==> flow/design.v <==
`timescale 1ns/1ps
module rgb2grayscale(grayscale, dout_valid, R, G, B, clk, din_valid,rst_neg);
    parameter INT_WIDTH = 8;
    parameter FP_WIDTH = 16;
    output [INT_WIDTH-1:0] grayscale;
    output reg dout_valid;
    input rst_neg;
    input  [INT_WIDTH-1:0] R,
                           G,
                           B;
    input clk;
    input din_valid;
    wire [FP_WIDTH-1:0] R_16 = {R[7:0], 8'd0};
    wire [FP_WIDTH-1:0] G_16 = {G[7:0], 8'd0};
    wire [FP_WIDTH-1:0] B_16 = {B[7:0], 8'd0};
    reg [FP_WIDTH-1:0] s0_0,
                       s0_1,
                       s0_2,
                       s0_3,
                       s0_4,
                       s0_5,
                       s0_din_valid;
    reg [FP_WIDTH-1:0] s1_0,
                       s1_1,
                       s1_2,
                       s1_din_valid;
    reg [FP_WIDTH-1:0] s2_0,
                       s2_1,
                       s2_din_valid;
    reg [FP_WIDTH-1:0] s3_0;
    assign grayscale = s3_0[FP_WIDTH-1:INT_WIDTH];                              
    always @ (posedge clk or negedge rst_neg)
    begin
        if (!rst_neg)
        begin
            s0_0 <= 16'd0;
            s0_1 <= 16'd0;
            s0_2 <= 16'd0;
            s0_3 <= 16'd0;
            s0_4 <= 16'd0;
            s0_5 <= 16'd0;
            s0_din_valid <= 1'b0;
        end
        else
        begin
            s0_din_valid <= din_valid;
            if(!din_valid)
            begin
                s0_0 <= 16'd0;
                s0_1 <= 16'd0;
                s0_2 <= 16'd0;
                s0_3 <= 16'd0;
                s0_4 <= 16'd0;
                s0_5 <= 16'd0;
            end
            else
            begin
                s0_0 <= R_16 >> 16'd2;
                s0_1 <= R_16 >> 16'd5;
                s0_2 <= G_16 >> 16'd1;
                s0_3 <= G_16 >> 16'd4;
                s0_4 <= B_16 >> 16'd4;
                s0_5 <= B_16 >> 16'd5;
            end
        end
    end
    always @ (posedge clk or negedge rst_neg)
    begin
        if (!rst_neg)
        begin   
            s1_0 <= 16'b0;
            s1_1 <= 16'b0;
            s1_2 <= 16'b0;
            s1_din_valid <= 1'b0;
        end
        else
        begin
            s1_0 <= s0_0 + s0_1;
            s1_1 <= s0_2 + s0_3;
            s1_2 <= s0_4 + s0_5;
            s1_din_valid <= s0_din_valid;
        end
    end
    always @ (posedge clk or negedge rst_neg)
    begin
        if (!rst_neg)
        begin   
            s2_0 <= 16'd0;
            s2_1 <= 16'd0;
            s2_din_valid <= 1'b0;
        end
        else
        begin
            s2_0 <= s1_0 + s1_1;
            s2_1 <= s1_2;
            s2_din_valid <= s1_din_valid;
        end
    end
    always @ (posedge clk or negedge rst_neg) 
    begin
        if (!rst_neg)
        begin
            s3_0 <= 16'd0;
            dout_valid <= 1'b0;
        end
        else
        begin
            s3_0 <= s2_0 + s2_1;
            dout_valid <= s2_din_valid;
        end
    end
endmodule
Step by step through the tools: rgb2grayscale

Tool output for the design above, in the order of the flow.
Lines are those of the file above, counted from 1.
Cell names lack the library's common part.
The mark n/a stands for no value.

Top: rgb2grayscale
Clock input: clk
Cell library: sky130hd
Corner: tt_025C_1v80

After elaboration

Counts by Yosys on the flattened word-level netlist (proc, flatten, opt, wreduce; memories kept). Register bits leave out memories and registers merged into their read ports (data or address); mux counts leave out enables and synchronous resets folded into registers. Print and check cells are left out. Cells with the same type and inputs are merged into one.

Input port bits: 27
Bits in registers: 175
Cells after elaboration: 27
Output and inout port bits: 9

Muxes and demuxes: 6
Add/subtract/negate cells: 5

Operators with widths:

| operator                | number |
| adder 16 bit            | 2 |
| 2-to-1 mux 12 bit       | 2 |
| 2-to-1 mux 11 bit       | 2 |
| adder 15 x 12 -> 16 bit | 1 |
| adder 14 x 11 -> 15 bit | 1 |
| 2-to-1 mux 15 bit       | 1 |
| 2-to-1 mux 14 bit       | 1 |
| adder 12 x 11 -> 13 bit | 1 |

Longest topological paths

Longest topological path by Yosys (ltp), each cell counted once; first at word level (registers and memories cut), then after technology mapping (sequential cells cut; the memories' decode and read muxes count).

Depth in word-level cells: 1
ABC_AREA: 0
Mapped depth: 7
Depth with buffers taken out: 7

Netlist

The flow's flattened synthesis, as Yosys stat reports it; memories are mapped. The netlist is that of the ABC_AREA named above (0 if unset); the other value can give another one.

Cells by type:

| type     | number | area in all (um2) |
| dfrtp_1  | 93     | 2.33E+03 |
| ha_1     | 39     | 487.968 |
| xnor2_1  | 20     | 175.168 |
| and2_1   | 24     | 150.144 |
| xor2_1   | 11     | 96.342 |
| a21oi_1  | 18     | 90.086 |
| fa_1     | 4      | 80.077 |
| a21o_1   | 9      | 67.565 |
| o21ai_0  | 13     | 65.062 |
| nor2_1   | 17     | 63.811 |
| a211oi_1 | 8      | 60.058 |
| nor3_1   | 9      | 45.043 |
| o21bai_1 | 6      | 45.043 |
| inv_1    | 9      | 33.782 |
| nor2b_1  | 5      | 31.28 |
| nand2_1  | 8      | 30.029 |
| nor3b_1  | 4      | 30.029 |
| o311ai_0 | 3      | 26.275 |

Other cell types: 20; their cells: 25.

Mapped area: 4081.4 um2
Mapped cells: 325
Flip-flops: 93
Sequential part of the area: 2327.2 um2
Buffers: 2

Worst setup path after synthesis

Source: OpenSTA report_checks on the synthesized netlist (no wires, ideal clock, input and output delay 20% of the period each), path of least setup slack; recovery checks are left aside. Register names are those of the netlist, which keeps one name where synthesis merged equal registers.

Kind: register -> register
From: register s1_0[4]
To: register s2_0[14]
Library setup time: 0.116 ns
Stages: 7
Path buffers: 0
Time at the first pin: 0.000 ns
Clock period: 2.71 ns
Path delay: 2.002 ns
Data arrival time: 1.886 ns
Required time: 2.594 ns
Slack: 0.708 ns
Synthesis period reached: 2.002 ns

"path delay" = arrival - input delay + setup time.
"stages" counts driving pins, that of a launching flip-flop among them; a cell with two outputs on the path counts twice.
"synthesis period reached" is the clock period less the worst setup slack; recovery checks do not enter. This is arithmetic on one report: input and output delays are still those of the set period (20% each).
Between the ends stands the longest chain of elaborated cells between them, by number of cells; it is not shown to be the way that was timed. Of several equally long chains one is given.
A line is the first line of the expression or statement that the cell stems from. Yosys adds cells for indexed reads and writes and turns some case tables into memories.

Cell sequence: dfrtp_1 ha_1 fa_1 a211oi_1 o21ai_0 a31o_2 o311ai_0
Length of the longest elaborated chain: 1
Elaborated cells on any way between the ends: 1
Source lines of those cells: 1
Classes of those cells: add/sub: 1

RTL lines, path after synthesis:

| what            | RTL line | source |
| start, declared | 23       | `reg [FP_WIDTH-1:0] s1_0,` |
| start, assigned | 71       | `s1_0 <= 16'b0;` |
| start, assigned | 78       | `s1_0 <= s0_0 + s0_1;` |
| adder 16 bit    | 94       | `s2_0 <= s1_0 + s1_1;` |
| end, assigned   | 88       | `s2_0 <= 16'd0;` |
| end, assigned   | 94       |  |
| end, declared   | 27       | `reg [FP_WIDTH-1:0] s2_0,` |

Path in the finished layout

Path of least setup slack in the final report of entry A (OpenROAD, finished layout, wires in). Where an end is a register, its clock arrival counts in the times.

Kind: register -> register
From: register s1_0[4]
To: register s2_0[14]
Library setup time: 0.11 ns
Slack: 1.77 ns
Required time: 4.25 ns
Stages: 7
Data arrival time: 2.48 ns
Path buffers: 0
Clock period: 4.01 ns
Time at the first pin: 0.35 ns

Between the ends stands the longest chain of elaborated cells between them, by number of cells; it is not shown to be the way that was timed. Of several equally long chains one is given.

Cell sequence: dfrtp_1 ha_1 fa_1 a211oi_1 o21ai_0 a31o_2 o311ai_0
Length of the longest elaborated chain: 1
Elaborated cells on any way between the ends: 1
Source lines of those cells: 1
Classes of those cells: add/sub: 1

RTL lines, path post-layout:

| what            | RTL line | source |
| start, declared | 23       | `reg [FP_WIDTH-1:0] s1_0,` |
| start, assigned | 71       | `s1_0 <= 16'b0;` |
| start, assigned | 78       | `s1_0 <= s0_0 + s0_1;` |
| adder 16 bit    | 94       | `s2_0 <= s1_0 + s1_1;` |
| end, assigned   | 88       | `s2_0 <= 16'd0;` |
| end, assigned   | 94       |  |
| end, declared   | 27       | `reg [FP_WIDTH-1:0] s2_0,` |

FLOW RESULTS
============

Measured data: module rgb2grayscale, platform sky130hd, 2 stored runs of the flow under differing settings, order arbitrary. Input and output delays are each 20% of the period that was set; the output load is 0.01 pF.
By "time used up by the worst setup path" is meant the share of the clock period that the worst setup path is allowed (20% is reserved at inputs, 20% at outputs), minus its slack. Clock arrival times at its registers enter into it.
"power consumption" is the tool's figure for a default switching activity; nothing was simulated.

## Entry A

==> flow/run.sh <==
#!/bin/bash
# the make line also repeats the synthesis and layout settings of config.mk as NAME=value (left out here)
make -C /OpenROAD-flow-scripts/flow DESIGN_CONFIG=/design/flow/config.mk WORK_HOME=/design/flow/orfs CLKGATE_MAP_FILE= finish
==> flow/config.mk <==
export PLATFORM = sky130hd
export DESIGN_NAME = rgb2grayscale
export DESIGN_NICKNAME = rgb2grayscale
export VERILOG_FILES = /design/flow/design.v
export SDC_FILE = /design/flow/constraint.sdc
export NUM_CORES = 4
export LEC_CHECK = 0
export CAP_MARGIN = 15
export CORE_MARGIN = 4
export CORE_UTILIZATION = 48
export CTS_CLUSTER_SIZE = 46
export GPL_ROUTABILITY_DRIVEN = 1
export MIN_ROUTING_LAYER = met1
export PLACE_DENSITY_LB_ADDON = 0.06
export SLEW_MARGIN = 20
export TNS_END_PERCENT = 20
==> flow/constraint.sdc <==
create_clock -name core_clock -period 4.01 [get_ports {clk}]
set_input_delay 0.8020 -clock core_clock [delete_from_list [all_inputs] [get_ports {clk}]]
set_output_delay 0.8020 -clock core_clock [all_outputs]
set_load 0.01 [all_outputs]

| result of entry A | value |
|---|---|
| time used up by the worst setup path | 2.24 ns |
| worst path kind | register -> register |
| total negative slack on setup checks | 0.000 ns |
| post-layout utilization | 57.7 % |
| standard-cell area after layout | 4760.8 um2 |
| power consumption | 0.002353 W |
| post-route worst hold slack | 0.332 ns |
| post-synthesis cell area | 4081.4 um2 |
| worst slack on setup checks | 1.766 ns |
| total die area | 10042.0 um2 |

## Entry B

==> flow/run.sh <==
#!/bin/bash
# the make line also repeats the synthesis and layout settings of config.mk as NAME=value (left out here)
make -C /OpenROAD-flow-scripts/flow DESIGN_CONFIG=/design/flow/config.mk WORK_HOME=/design/flow/orfs CLKGATE_MAP_FILE= finish
==> flow/config.mk <==
export PLATFORM = sky130hd
export DESIGN_NAME = rgb2grayscale
export DESIGN_NICKNAME = rgb2grayscale
export VERILOG_FILES = /design/flow/design.v
export SDC_FILE = /design/flow/constraint.sdc
export NUM_CORES = 4
export LEC_CHECK = 0
export CAP_MARGIN = 20
export CORE_ASPECT_RATIO = 1.2
export CORE_MARGIN = 2
export CORE_UTILIZATION = 62
export MAX_ROUTING_LAYER = met4
export MIN_ROUTING_LAYER = met2
export SETUP_SLACK_MARGIN = 0.84
export SLEW_MARGIN = 20
==> flow/constraint.sdc <==
create_clock -name core_clock -period 3.6 [get_ports {clk}]
set_input_delay 0.7200 -clock core_clock [delete_from_list [all_inputs] [get_ports {clk}]]
set_output_delay 0.7200 -clock core_clock [all_outputs]
set_load 0.01 [all_outputs]

| result of entry B | value |
|---|---|
| post-layout utilization | 73.8 % |
| total negative slack on setup checks | 0.000 ns |
| worst slack on setup checks | 1.409 ns |
| power consumption | 0.002586 W |
| total die area | 7250.7 um2 |
| post-synthesis cell area | 4081.4 um2 |
| standard-cell area after layout | 4729.5 um2 |
| post-route worst hold slack | 0.353 ns |
| time used up by the worst setup path | 2.19 ns |
| worst path kind | register -> register |
